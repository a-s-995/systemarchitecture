==> flow/design.v <==
module Datapath(
	input         clk, reset,
	input         memtoreg,
	input         dobranch,
	input         alusrcbimm,
	input  [4:0]  destreg,
	input         regwrite,
	input         jump,
	input  [2:0]  alucontrol,
	output        zero,
	output [31:0] pc,
	input  [31:0] instr,
	output [31:0] aluout,
	output [31:0] writedata,
	input  [31:0] readdata
);
	wire [31:0] pc;
	wire [31:0] signimm;
	wire [31:0] srca, srcb, srcbimm;
	wire [31:0] result;
	ProgramCounter pcenv(clk, reset, dobranch, signimm, jump, instr[25:0], pc);
	SignExtension se(instr[15:0], signimm);
	assign srcbimm = alusrcbimm ? signimm : srcb;
	ArithmeticLogicUnit alu(srca, srcbimm, alucontrol, aluout, zero);
	assign result = memtoreg ? readdata : aluout;
	assign writedata = srcb;
	RegisterFile gpr(clk, regwrite, instr[25:21], instr[20:16],
	               destreg, result, srca, srcb);
endmodule
module ProgramCounter(
	input         clk,
	input         reset,
	input         dobranch,
	input  [31:0] branchoffset,
	input         dojump,
	input  [25:0] jumptarget,
	output [31:0] progcounter
);
	reg  [31:0] pc;
	wire [31:0] incpc, branchpc, nextpc;
	Adder pcinc(.a(pc), .b(32'b100), .cin(1'b0), .y(incpc));
	Adder pcbranch(.a(incpc), .b({branchoffset[29:0], 2'b00}), .cin(1'b0), .y(branchpc));
	assign nextpc = dojump   ? {incpc[31:28], jumptarget, 2'b00} :
	                dobranch ? branchpc :
	                           incpc;
	always @(posedge clk)
	begin
		if (reset) begin  
			pc <= 'b0;
		end else begin
			pc <= nextpc;
		end
	end
	assign progcounter = pc;
endmodule
module RegisterFile(
	input         clk,
	input         we3,
	input  [4:0]  ra1, ra2, wa3,
	input  [31:0] wd3,
	output [31:0] rd1, rd2
);
	reg [31:0] registers[31:0];
	always @(posedge clk)
		if (we3) begin
			registers[wa3] <= wd3;
		end
	assign rd1 = (ra1 != 0) ? registers[ra1] : 0;
	assign rd2 = (ra2 != 0) ? registers[ra2] : 0;
endmodule
module Adder(
	input  [31:0] a, b,
	input         cin,
	output [31:0] y,
	output        cout
);
	assign {cout, y} = a + b + cin;
endmodule
module SignExtension(
	input  [15:0] a,
	output [31:0] y
);
	assign y = {{16{a[15]}}, a};
endmodule
module ArithmeticLogicUnit(
	input  [31:0] a, b,
	input  [2:0]  alucontrol,
	output [31:0] result,
	output        zero
);
endmodule
---- Step by step through the tools: ProgramCounter ----
What the tools print for ProgramCounter, step after step.
Line numbers count from 1 in the design file above.
Library cell names are shortened.
A cell with -- has no value.
inputs
  top ..................................... ProgramCounter
  clock ................................... clk
  standard-cell library ................... sky130hd
  timing corner ........................... tt_025C_1v80

---- Word-level counts ----
Yosys after proc, flatten, opt, wreduce and memory -nomap, before mapping. Memory bits, and registers merged into a memory's read port (data or address), are not among the register bits. Print and check cells are not counted. Equal cells are merged and count once.
word-level totals
  register bits ........................... 32
  bits of input ports ..................... 62
cells by class
  $add $sub $neg .......................... 2
  muxes and demuxes ....................... 2
  reduce/logical cells .................... 1
operators by type and width
  operator                                number
  2-to-1 mux 32 bit                       2
  adder 32 x 3 -> 32 bit with constant B  1
  adder 32 bit                            1
  OR reduction 2 bit                      1

---- Depth ----
Depth = most cells in a row (Yosys ltp): at word level without a register or memory, in the mapped netlist without a sequential cell, where the memories' decode and read muxes count.
depth
  depth after elaboration ................. 4
  ABC_AREA ................................ 1
  mapped depth ............................ 22
  gate-level depth less buffers ........... 22

---- Mapped cells and area ----
Source: synth_stat.txt of the flow (Yosys; design flattened, memories mapped). It holds for the ABC_AREA given above (unset counts as 0); a run with the other value may have another netlist.
cells by type
  type      number  area in all (µm²)
  nand2_1   276     1.04E+03
  dfxtp_1   30      600.576
  inv_1     140     525.504
  ha_1      37      462.944
  nor2_1    90      337.824
  nand3_1   60      300.288
  a21oi_1   35      175.168
  xor2_1    20      175.168
  nand4_1   15      93.84
  nand2_2   13      81.328
  xnor2_1   9       78.826
  nor2_2    12      75.072
  o21ai_0   11      55.053
  nand3_2   5       50.048
  o211ai_1  6       45.043
  a21oi_2   5       43.792
  nor3_2    4       40.038
  o221ai_1  4       35.034
Not listed: further types 22, cells in them 48.
mapped netlist
  mapped cells ............................ 820
  synthesis area .......................... 4513.1 µm²
  sequential part of the area ............. 600.6 µm²
  flip-flops .............................. 30
  buffers ................................. 15

---- Worst setup path after synthesis ----
OpenSTA on the mapped netlist: ideal clock, no wires. The path of least setup slack (recovery checks aside). Input and output delay are each 20% of the period. Register names are those of the netlist, which keeps one name where synthesis merged equal registers.
timing path post-synthesis
  path type ............................... reg2reg
  start ................................... reg pc[4]
  end ..................................... reg pc[28]
  clock period ............................ 3.45 ns
  launch time at the first pin ............ 0.000 ns
  arrival time ............................ 2.335 ns
  data required time ...................... 3.341 ns
  setup slack ............................. 1.006 ns
  path delay .............................. 2.444 ns
  driving pins on the path ................ 19
  path buffers ............................ 0
  period reached after synthesis .......... 2.444 ns
"path delay" is the arrival time less input delay plus setup time.
"driving pins on the path" counts driving pins, that of a launching flip-flop among them; a cell with two outputs on the path counts twice.
"period reached after synthesis" = period - worst setup slack (recovery checks aside). The figure is calculated, with input and output delays left at 20% of the set period.
The rows between start and end are the longest chain of elaborated cells between them; the timing report does not say that the signal goes this way. Where chains are equally long, one stands for them.
Each line given opens the expression or statement behind the cell; cells for indexed reads and writes are added by Yosys, which also makes memories of some case tables.
on the way, post-synthesis
  path through ............................ dfxtp_1 > nand3_2 > nor2_2 > nand3_2 > xor2_1 > inv_1 > ha_1 > nand2_1 > inv_1 > a21oi_1 > nor2_1 > nor2_1 > nor2_1 > nor2_1 > nand2_1 > nand2_1 > nand3_1 > nand2_1 > inv_1
  length of the longest elaborated chain .. 4
ends and longest elaborated chain, post-synthesis
  element                 RTL line  text
  start: declaration      39        reg [31:0] pc;
  start: assignment       49        pc <= 'b0;
  start: assignment       51        pc <= nextpc;
  adder 32 x 3 -> 32 bit  77        assign {cout, y} = a + b + cin;
  adder 32 bit            77
  2-to-1 mux 32 bit       44        dobranch ? branchpc :
  2-to-1 mux 32 bit       43
  end: assignment         49
  end: assignment         51
  end: declaration        39

---- Path in the finished layout ----
From the final timing report of record 1: the path of least setup slack in the routed layout; clock arrival at registers is part of the times.
timing path after layout
  path type ............................... reg2reg
  start ................................... reg pc[2]
  end ..................................... reg pc[28]
  clock period ............................ 4.41 ns
  launch time at the first pin ............ 0.28 ns
  arrival time ............................ 3.24 ns
  data required time ...................... 4.59 ns
  setup slack ............................. 1.34 ns
  driving pins on the path ................ 20
  path buffers ............................ 0
The rows between start and end are the longest chain of elaborated cells between them; the timing report does not say that the signal goes this way. Where chains are equally long, one stands for them.
on the way, after layout
  path through ............................ dfxtp_2 > ha_1 > nand2_2 > inv_2 > nand2_2 > nor2_1 > xor2_2 > ha_2 > nand2_1 > inv_1 > nand2_1 > nand3_1 > nor2_1 > nor2_1 > nor2_1 > nand2_1 > nand2_1 > nand3_1 > nand2_1 > inv_1
  length of the longest elaborated chain .. 4
ends and longest elaborated chain, after layout
  element                 RTL line  text
  start: declaration      39        reg [31:0] pc;
  start: assignment       49        pc <= 'b0;
  start: assignment       51        pc <= nextpc;
  adder 32 x 3 -> 32 bit  77        assign {cout, y} = a + b + cin;
  adder 32 bit            77
  2-to-1 mux 32 bit       44        dobranch ? branchpc :
  2-to-1 mux 32 bit       43
  end: assignment         49
  end: assignment         51
  end: declaration        39

--- measured runs ---
ProgramCounter through Yosys and OpenROAD on sky130hd: 2 stored runs, unordered, with their settings and measured results. The constraints put input and output delay at 20% of the set period each and load the outputs with 0.01 pF.
"reached clock period": clock period set for the run, less the worst setup slack. It is reckoned from that one timing run; input and output delays stay at 20% of the period that was set.
"time used up by the worst setup path" means the part of the period allowed to the worst setup path (the constraints hold back 20% at inputs and 20% at outputs) less its slack; where the path has registers, the arrival times of their clocks count too.
"total power after layout": no workload was simulated; the value follows from the tool's default switching activity.

======== record 1 ========
==> flow/run.sh <==
#!/bin/bash
# the make line also repeats the synthesis and layout settings of config.mk as NAME=value (left out here)
make -C /OpenROAD-flow-scripts/flow DESIGN_CONFIG=/design/flow/config.mk WORK_HOME=/design/flow/orfs CLKGATE_MAP_FILE= finish
==> flow/config.mk <==
export PLATFORM = sky130hd
export DESIGN_NAME = ProgramCounter
export DESIGN_NICKNAME = ProgramCounter
export VERILOG_FILES = /design/flow/design.v
export SDC_FILE = /design/flow/constraint.sdc
export NUM_CORES = 4
export LEC_CHECK = 0
export ABC_AREA = 1
export CAP_MARGIN = 20
export CELL_PAD_IN_SITES_GLOBAL_PLACEMENT = 0
export CORE_MARGIN = 2
export CORE_UTILIZATION = 30
export CTS_CLUSTER_DIAMETER = 199
export MIN_ROUTING_LAYER = met1
export SETUP_SLACK_MARGIN = 1.24
export SLEW_MARGIN = 15
==> flow/constraint.sdc <==
create_clock -name core_clock -period 4.41 [get_ports {clk}]
set_input_delay 0.8820 -clock core_clock [delete_from_list [all_inputs] [get_ports {clk}]]
set_output_delay 0.8820 -clock core_clock [all_outputs]
set_load 0.01 [all_outputs]

-------- measured, record 1 --------
  chip area after synthesis (Yosys) ....... 4513.1 µm²
  area of the die ......................... 16040.2 µm²
  standard-cell area of the final layout .. 5885.6 µm²
  post-layout utilization ................. 40.3 %
  setup slack of the worst path ........... 1.344 ns
  post-route setup TNS .................... 0.000 ns
  worst hold slack ........................ 0.730 ns
  total power after layout ................ 1314 uW
  reached clock period .................... 3.066 ns
  time used up by the worst setup path .... 3.07 ns
  class of the worst setup path ........... reg2reg

======== record 2 ========
==> flow/run.sh <==
#!/bin/bash
# the make line also repeats the synthesis and layout settings of config.mk as NAME=value (left out here)
make -C /OpenROAD-flow-scripts/flow DESIGN_CONFIG=/design/flow/config.mk WORK_HOME=/design/flow/orfs CLKGATE_MAP_FILE= finish
==> flow/config.mk <==
export PLATFORM = sky130hd
export DESIGN_NAME = ProgramCounter
export DESIGN_NICKNAME = ProgramCounter
export VERILOG_FILES = /design/flow/design.v
export SDC_FILE = /design/flow/constraint.sdc
export NUM_CORES = 4
export LEC_CHECK = 0
export CAP_MARGIN = 20
export CORE_ASPECT_RATIO = 0.54
export CORE_MARGIN = 7
export CORE_UTILIZATION = 59
export CTS_CLUSTER_SIZE = 36
export GPL_TIMING_DRIVEN = 1
export MIN_ROUTING_LAYER = met2
export PLACE_DENSITY_LB_ADDON = 0.24
export SLEW_MARGIN = 5
export TNS_END_PERCENT = 100
==> flow/constraint.sdc <==
create_clock -name core_clock -period 6.3 [get_ports {clk}]
set_input_delay 1.2600 -clock core_clock [delete_from_list [all_inputs] [get_ports {clk}]]
set_output_delay 1.2600 -clock core_clock [all_outputs]
set_load 0.01 [all_outputs]

-------- record 2 --------
  incomplete, routing halted on GRT-0116
--- end ---
